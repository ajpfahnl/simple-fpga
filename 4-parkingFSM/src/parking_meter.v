==> flow/design.v <==
module parking_meter(input add1,
		     input add2,
		     input add3,
		     input add4,
		     input rst1,
		     input rst2,
		     input clk,
		     input rst,
		     output reg [6:0] led_seg,
		     output a1, 
		     output a2,
		     output a3,
		     output a4,
		     output [3:0] val1,
		     output [3:0] val2,
		     output [3:0] val3,
		     output [3:0] val4
		     );
   reg [3:0] 			      a;
   parameter INITIAL = 2'd0;
   parameter ONE = 2'd1;
   parameter TWO = 2'd2;
   reg [1:0] 			      current_state;
   reg [1:0] 			      next_state;
   reg [13:0] 			      counter;
   always@ (posedge clk) begin
      if (rst)
	current_state <= INITIAL;
      else if (rst1 || rst2)
	current_state <= ONE;
      else
	current_state <= next_state;
   end
   always @(*) begin
      case (current_state)
	INITIAL: begin
	   if (add4) begin
	      next_state = ONE;
	   end else if (add1 || add2 || add3) begin
	      next_state = TWO;
	   end else begin
	      next_state = INITIAL; end
	end
	ONE: begin
	   if (counter <= 14'd180) begin
	      next_state = TWO;
	   end else
	     next_state = ONE;
	end
	TWO: begin
	   if (counter > 14'd180) begin
	      next_state = ONE;
	   end else if (counter == 0) begin
	      next_state = INITIAL;
           end else begin
	      next_state = TWO;
	   end
	end
	default:
	  next_state = INITIAL;
      endcase  
   end
   reg [14:0] sec1;
   always @(posedge clk) begin
      if (add1) begin
	 counter = ((counter + 14'd60) > 14'd9999) ? 14'd9999 : (counter + 14'd60);
	 sec1 = 0;
      end else if (add2) begin
	 counter = ((counter + 14'd120) > 14'd9999) ? 14'd9999 : (counter + 14'd120);
	 sec1 = 0;
      end else if (add3) begin
	 counter = ((counter + 14'd180) > 14'd9999) ? 14'd9999 : (counter + 14'd180);
	 sec1 = 0;
      end else if (add4) begin
	 counter = ((counter + 14'd300) > 14'd9999) ? 14'd9999 : (counter + 14'd300);
	 sec1 = 0;
      end else if (rst) begin
	 counter = 0;
	 sec1 = 0;
      end else if (rst1) begin
	 counter = 14'd16;
	 sec1 = 0;
      end else if (rst2) begin
	 counter = 14'd150;
	 sec1 = 0;
      end else begin
	 if ((counter != 0) && (sec1 == 14'd99)) begin
	    counter = counter - 14'd1;
	    sec1 = 0;
	 end else if (!rst) begin
	    counter = counter;
	    sec1 = sec1 + 14'd1;
	 end else begin
	    counter = 0;
	    sec1 = 0;
	 end
      end
   end
   assign val1 = counter % 10;
   assign val2 = (counter/10) % 10;
   assign val3 = (counter/100) % 10;
   assign val4 = (counter/1000) % 10;
   reg [6:0] cath1;
   reg [6:0] cath2;
   reg [6:0] cath3;
   reg [6:0] cath4;
   always @(*) begin
      cath1 = find_cath(val1);
      cath2 = find_cath(val2);
      cath3 = find_cath(val3);
      cath4 = find_cath(val4);
   end
   function [6:0] find_cath (input [3:0] val);
      begin
	 find_cath = 7'b0000001;
	 case (val)
	   0: find_cath = 7'b0000001;
	   1: find_cath = 7'b1001111;
           2: find_cath = 7'b0010010;
           3: find_cath = 7'b0000110;
           4: find_cath = 7'b1001100;
           5: find_cath = 7'b0100100;
           6: find_cath = 7'b0100000;
           7: find_cath = 7'b0001111;
           8: find_cath = 7'b0000000;
           9: find_cath = 7'b0001100;
	 endcase  
      end
   endfunction  
   reg [3:0] anodes;
   reg [1:0] digI;
   reg [14:0] fast_cycle;
   reg [14:0] slow_cycle;
   assign a1 = anodes[0];
   assign a2 = anodes[1];
   assign a3 = anodes[2];
   assign a4 = anodes[3];
   always @(posedge clk) begin
      if (rst) begin
	 digI <= 0;
	 anodes <= 4'b1111;
	 led_seg <= 7'b0000001;
	 slow_cycle <= 0;
	 fast_cycle <= 0;
      end else begin
	 if (rst1 || rst2 || add1 || add2 || add3 || add4) begin
	    slow_cycle <= 0;
	    fast_cycle <= 0;
	 end
	 else begin
	    if (slow_cycle == 15'd199)
	      slow_cycle <= 0;
	    else
	      slow_cycle <= slow_cycle + 1'b1;
	    if (fast_cycle == 15'd99)
	      fast_cycle <= 0;
	    else
	      fast_cycle <= fast_cycle + 1'b1;
	    digI <= digI + 1'b1;
	 end
	 anodes <= 4'b1111;
	 led_seg <= 7'b1111111;
	 case (current_state)
	   TWO: begin
	      if (slow_cycle < 100) begin
		 case (digI)
		   0: begin
		      anodes <= 4'b1110;
		      led_seg <= cath4;
		   end
		   1: begin
		      anodes <= 4'b1101;
		      led_seg <= cath3;
		   end
		   2: begin
		      anodes <= 4'b1011;
		      led_seg <= cath2;
		   end
		   3: begin
		      anodes <= 4'b0111;
		      led_seg <= cath1;
		   end
		 endcase  
	      end
	   end
	   default: begin
	      if (fast_cycle < 50) begin
		 case (digI)
		   0: begin
		      anodes <= 4'b1110;
		      led_seg <= cath4;
		   end
		   1: begin
		      anodes <= 4'b1101;
		      led_seg <= cath3;
		   end
		   2: begin
		      anodes <= 4'b1011;
		      led_seg <= cath2;
		   end
		   3: begin
		      anodes <= 4'b0111;
		      led_seg <= cath1;
		   end
		 endcase  
	      end
	   end
	 endcase  
      end
   end
endmodule  
---- From RTL to reports: parking_meter ----
What the tools print for parking_meter, step after step.
Line numbers count from 1 in the design file above.
Cell names lack the library's common part.
Not given: --
set-up
  top module .............................. parking_meter
  clock ................................... clk
  cell library ............................ sky130hd
  library corner .......................... tt_025C_1v80

---- Word level ----
Counts by Yosys on the flattened word-level netlist (proc, flatten, opt, wreduce; memories kept). Register bits leave out memories and registers merged into their read ports (data or address). Print and check cells are left out.
Yosys's memory passes give these memory sizes; they may raise the number of words (mostly to a power of two), join words into wider ones and drop unused or constant bits.
word-level totals
  flip-flop bits (word level) ............. 74
  bits in latches ......................... 0
  bits in writable memories ............... 0
  bits in read-only memories .............. 448
  word width x clocked read ports ......... 0
  memories kept ........................... 4
  output and inout bits ................... 27
memory list
  memory            words  width  read ports  write ports  RTL line  RTL
  (name not given)  16     7      1           0            116       case (val)
  (name not given)  16     7      1           0            116
  (name not given)  16     7      1           0            116
  (name not given)  16     7      1           0            116
cells by class
  add/sub/neg operators ................... 9
  $mul .................................... 0
  div/mod/pow operators ................... 7
  $lt $le $gt $ge ......................... 8
  eq/ne operators ......................... 8
  shift operators ......................... 0
  multiplexer cells ....................... 27
  bitwise operators ....................... 0
  reduce/logical cells .................... 17
operators with widths
  cell                                                   number
  modulo 32 x 4 -> 32 bit (second input constant)        3
  divider 14 x 10 -> 32 bit (second input constant)      1
  divider 14 x 7 -> 32 bit (second input constant)       1
  two-way mux 14 bit                                     12
  divider 14 x 4 -> 32 bit (second input constant)       1
  modulo 14 x 4 -> 32 bit (second input constant)        1
  > comparator 14 bit (second input constant)            4
  adder 15 x 1 -> 15 bit (second input constant)         3
  equality test 15 x 7 -> 1 bit (second input constant)  2
  case mux 7 bit (select 4 bit)                          1
  two-way mux 7 bit                                      3
  case mux 4 bit (select 4 bit)                          1
  < comparator 15 x 6 -> 1 bit (second input constant)   1
  < comparator 15 x 7 -> 1 bit (second input constant)   1
  equality test 15 x 8 -> 1 bit (second input constant)  1
  subtractor 14 x 1 -> 14 bit (second input constant)    1
  adder 14 x 6 -> 14 bit (second input constant)         1
  adder 14 x 7 -> 14 bit (second input constant)         1
  adder 14 x 8 -> 14 bit (second input constant)         1
  > comparator 14 x 8 -> 1 bit (second input constant)   1
  <= comparator 14 x 8 -> 1 bit (second input constant)  1
  adder 14 x 9 -> 14 bit (second input constant)         1
  logical NOT 14 bit                                     1
  nonzero test 14 bit                                    1
  two-way mux 4 bit                                      3
  two-way mux 2 bit                                      5
  nonzero test 8 bit                                     1
  OR reduction 8 bit                                     1
Other operator kinds: 10; their cells: 21.

---- Logic depth ----
Yosys ltp: most cells in a row. Word level: on the elaborated netlist, between registers, memories and ports. Mapped: between sequential cells and ports; inverters and the memories' decode and read muxes count.
logic depth
  depth after elaboration ................. 10
  ABC_AREA ................................ 0
  depth in mapped cells ................... 42
  depth with buffers taken out ............ 35

---- Synthesis result ----
The flow's flattened synthesis, as Yosys stat reports it; memories are mapped. The netlist is that of the ABC_AREA named above (0 if unset); the other value can give another one.
The area totals of this step are shown rounded.
mapped netlist
  standard cells after synthesis .......... 2000
  synthesis area .......................... 0.01358 mm²
  flip-flop cells ......................... 75
  buffer cells ............................ 139
cell types
  cell type  number  area in all (µm²)
  dfxtp_1    61      1.22E+03
  nor2_1     235     882.096
  nand2_1    212     795.763
  xnor2_1    90      788.256
  a21oi_1    146     730.701
  ha_1       54      675.648
  o21ai_0    120     600.576
  edfxtp_1   14      420.403
  nand3_1    80      400.384
  nor3_1     65      325.312
  clkbuf_1   86      322.81
  xor2_1     31      271.51
  a211oi_1   34      255.245
  inv_1      59      221.462
  a31oi_1    35      218.96
  and3_1     30      187.68
  mux2i_1    18      180.173
  o211ai_1   24      180.173
Other cell types: 97; their cells: 606.

---- Worst setup path after synthesis ----
Path of least setup slack by OpenSTA after synthesis, without wires, with an ideal clock, recovery checks aside; 20% of the period is set as input and as output delay. Where synthesis merged equal registers, the netlist keeps one of their names.
timing path after synthesis
  path kind ............................... register -> output
  from .................................... register counter[12]
  to ...................................... output port val1[1]
  period .................................. 11700 ps
  output delay ............................ 2340 ps
  launch time at the first pin ............ 0 ps
  arrival time ............................ 7711 ps
  required time ........................... 9360 ps
  path slack .............................. 1649 ps
  delay of the path ....................... 7711 ps
  driving pins on the path ................ 33
  path buffers ............................ 4
  synthesis period reached ................ 10051 ps
"delay of the path" = arrival - input delay + setup time.
A path that ends at an output port has no setup time.
"driving pins on the path" counts driving pins, that of a launching flip-flop among them; a cell with two outputs on the path counts twice.
"synthesis period reached" is the clock period less the worst setup slack; recovery checks do not enter. This is arithmetic on one report: input and output delays are still those of the set period (20% each).
Between the ends stands the longest chain of elaborated cells between them, by number of cells; it is not shown to be the way that was timed. Of several equally long chains one is given.
Each line given opens the expression or statement behind the cell; cells for indexed reads and writes are added by Yosys, which also makes memories of some case tables.
A register here has more assigning lines than the two given.
between the ends, after synthesis
  path through ............................ edfxtp_1 > buf_4 > nor2_2 > inv_2 > ha_1 > buf_2 > and2b_2 > o211ai_1 > a211oi_2 > or3_1 > buf_4 > a21oi_4 > o21ai_2 > o211a_1 > nor3_2 > buf_2 > mux2i_1 > mux2i_1 > a2111oi_0 > a211oi_1 > nor2_1 > o21a_1 > a31o_1 > a31oi_1 > and2_1 > nand3_1 > o311a_1 > nor4_4 > xnor2_1 > a21boi_0 > nor2_1 > or2_2 > xnor2_1
  cells in the longest elaborated chain ... 1
  elaborated cells on any way between the ends .. 1
  classes of those cells .................. 1 x div
ends and longest elaborated chain, after synthesis
  item                     RTL line  RTL
  start, declared          25        reg [13:0] counter;
  start, assigned          66        counter = ((counter + 14'd60) > 14'd9999) ? 14'd9999 : (counter + 14'd60);
  start, assigned          69        counter = ((counter + 14'd120) > 14'd9999) ? 14'd9999 : (counter + 14'd120);
  modulo 14 x 4 -> 32 bit  99        assign val1 = counter % 10;
  end, declared            14        output [3:0] val1,
Nets of the timed path that keep an RTL name, with a line that drives or declares them; the list need not be complete.
named nets, after synthesis
  net      RTL line  RTL
  val2[0]  100       assign val2 = (counter/10) % 10;

---- Path in the finished layout ----
Path of least setup slack in the final report of run 1 (OpenROAD, finished layout, wires in). Where an end is a register, its clock arrival counts in the times.
The report prints the path's times to 10 ps; the period is as set.
timing path after layout
  path kind ............................... register -> output
  from .................................... register counter[11]
  to ...................................... output port val1[3]
  period .................................. 11100 ps
  output delay ............................ 2220 ps
  launch time at the first pin ............ 330 ps
  arrival time ............................ 8720 ps
  required time ........................... 8880 ps
  path slack .............................. 160 ps
  driving pins on the path ................ 31
  path buffers ............................ 5
Between the ends stands the longest chain of elaborated cells between them, by number of cells; it is not shown to be the way that was timed. Of several equally long chains one is given.
A register here has more assigning lines than the two given.
between the ends, after layout
  path through ............................ edfxtp_1 > buf_4 > nand2_1 > a311oi_1 > a21oi_1 > or3_4 > a21o_4 > or2_4 > nand4_1 > buf_4 > nand3_4 > a311o_1 > a21o_1 > a2111o_1 > a211o_1 > nand2_2 > o211ai_1 > o31a_1 > o32a_2 > or2_1 > buf_4 > a21oi_1 > o211ai_2 > nor4_4 > buf_4 > a22oi_1 > nand4b_1 > o311a_1 > nor3b_4 > inv_1 > clkdlybuf4s50_1
  cells in the longest elaborated chain ... 1
  elaborated cells on any way between the ends .. 1
  classes of those cells .................. 1 x div
ends and longest elaborated chain, after layout
  item                     RTL line  RTL
  start, declared          25        reg [13:0] counter;
  start, assigned          66        counter = ((counter + 14'd60) > 14'd9999) ? 14'd9999 : (counter + 14'd60);
  start, assigned          69        counter = ((counter + 14'd120) > 14'd9999) ? 14'd9999 : (counter + 14'd120);
  modulo 14 x 4 -> 32 bit  99        assign val1 = counter % 10;
  end, declared            14        output [3:0] val1,

Memo
Re: implementation data of parking_meter

Record of 2 stored runs of the RTL-to-layout flow on parking_meter, platform sky130hd. The runs are unordered. Constraints: input delay and output delay 20% of the set period each, output load 0.01 pF.
"period reached" is the run's clock period less its worst setup slack. It is reckoned from that one timing run; input and output delays stay at 20% of the period that was set.
By "time of the worst setup path" is meant the share of the clock period that the worst setup path is allowed (20% is reserved at inputs, 20% at outputs), minus its slack. Clock arrival times at its registers enter into it.
"time of the worst setup path" is known to 10 ps.
The measured numbers are rounded.

---- run 1 ----
settings
  period_ns = 11.1
  CORE_UTILIZATION = 35
  CAP_MARGIN = 20
  CORE_MARGIN = 2
  SLEW_MARGIN = 20
results
  area of the synthesized netlist ......... 0.01358 mm²
  total die area .......................... 0.04039 mm²
  standard-cell area after layout ......... 0.0158 mm²
  final utilization ....................... 41.1%
  lowest setup slack ...................... 163 ps
  final setup TNS ......................... 0 ps
  post-route worst hold slack ............. 462 ps
  period reached .......................... 10937 ps
  time of the worst setup path ............ 8720 ps
  worst setup path type ................... register -> output

---- run 2 ----
settings
  period_ns = 6.34
  CORE_UTILIZATION = 55
  PLACE_DENSITY = 0.94
  GPL_ROUTABILITY_DRIVEN = 1
  CTS_CLUSTER_DIAMETER = 201
  CAP_MARGIN = 20
  CORE_MARGIN = 2
  SLEW_MARGIN = 20
results
  stopped before the end: routing reported GRT-0116
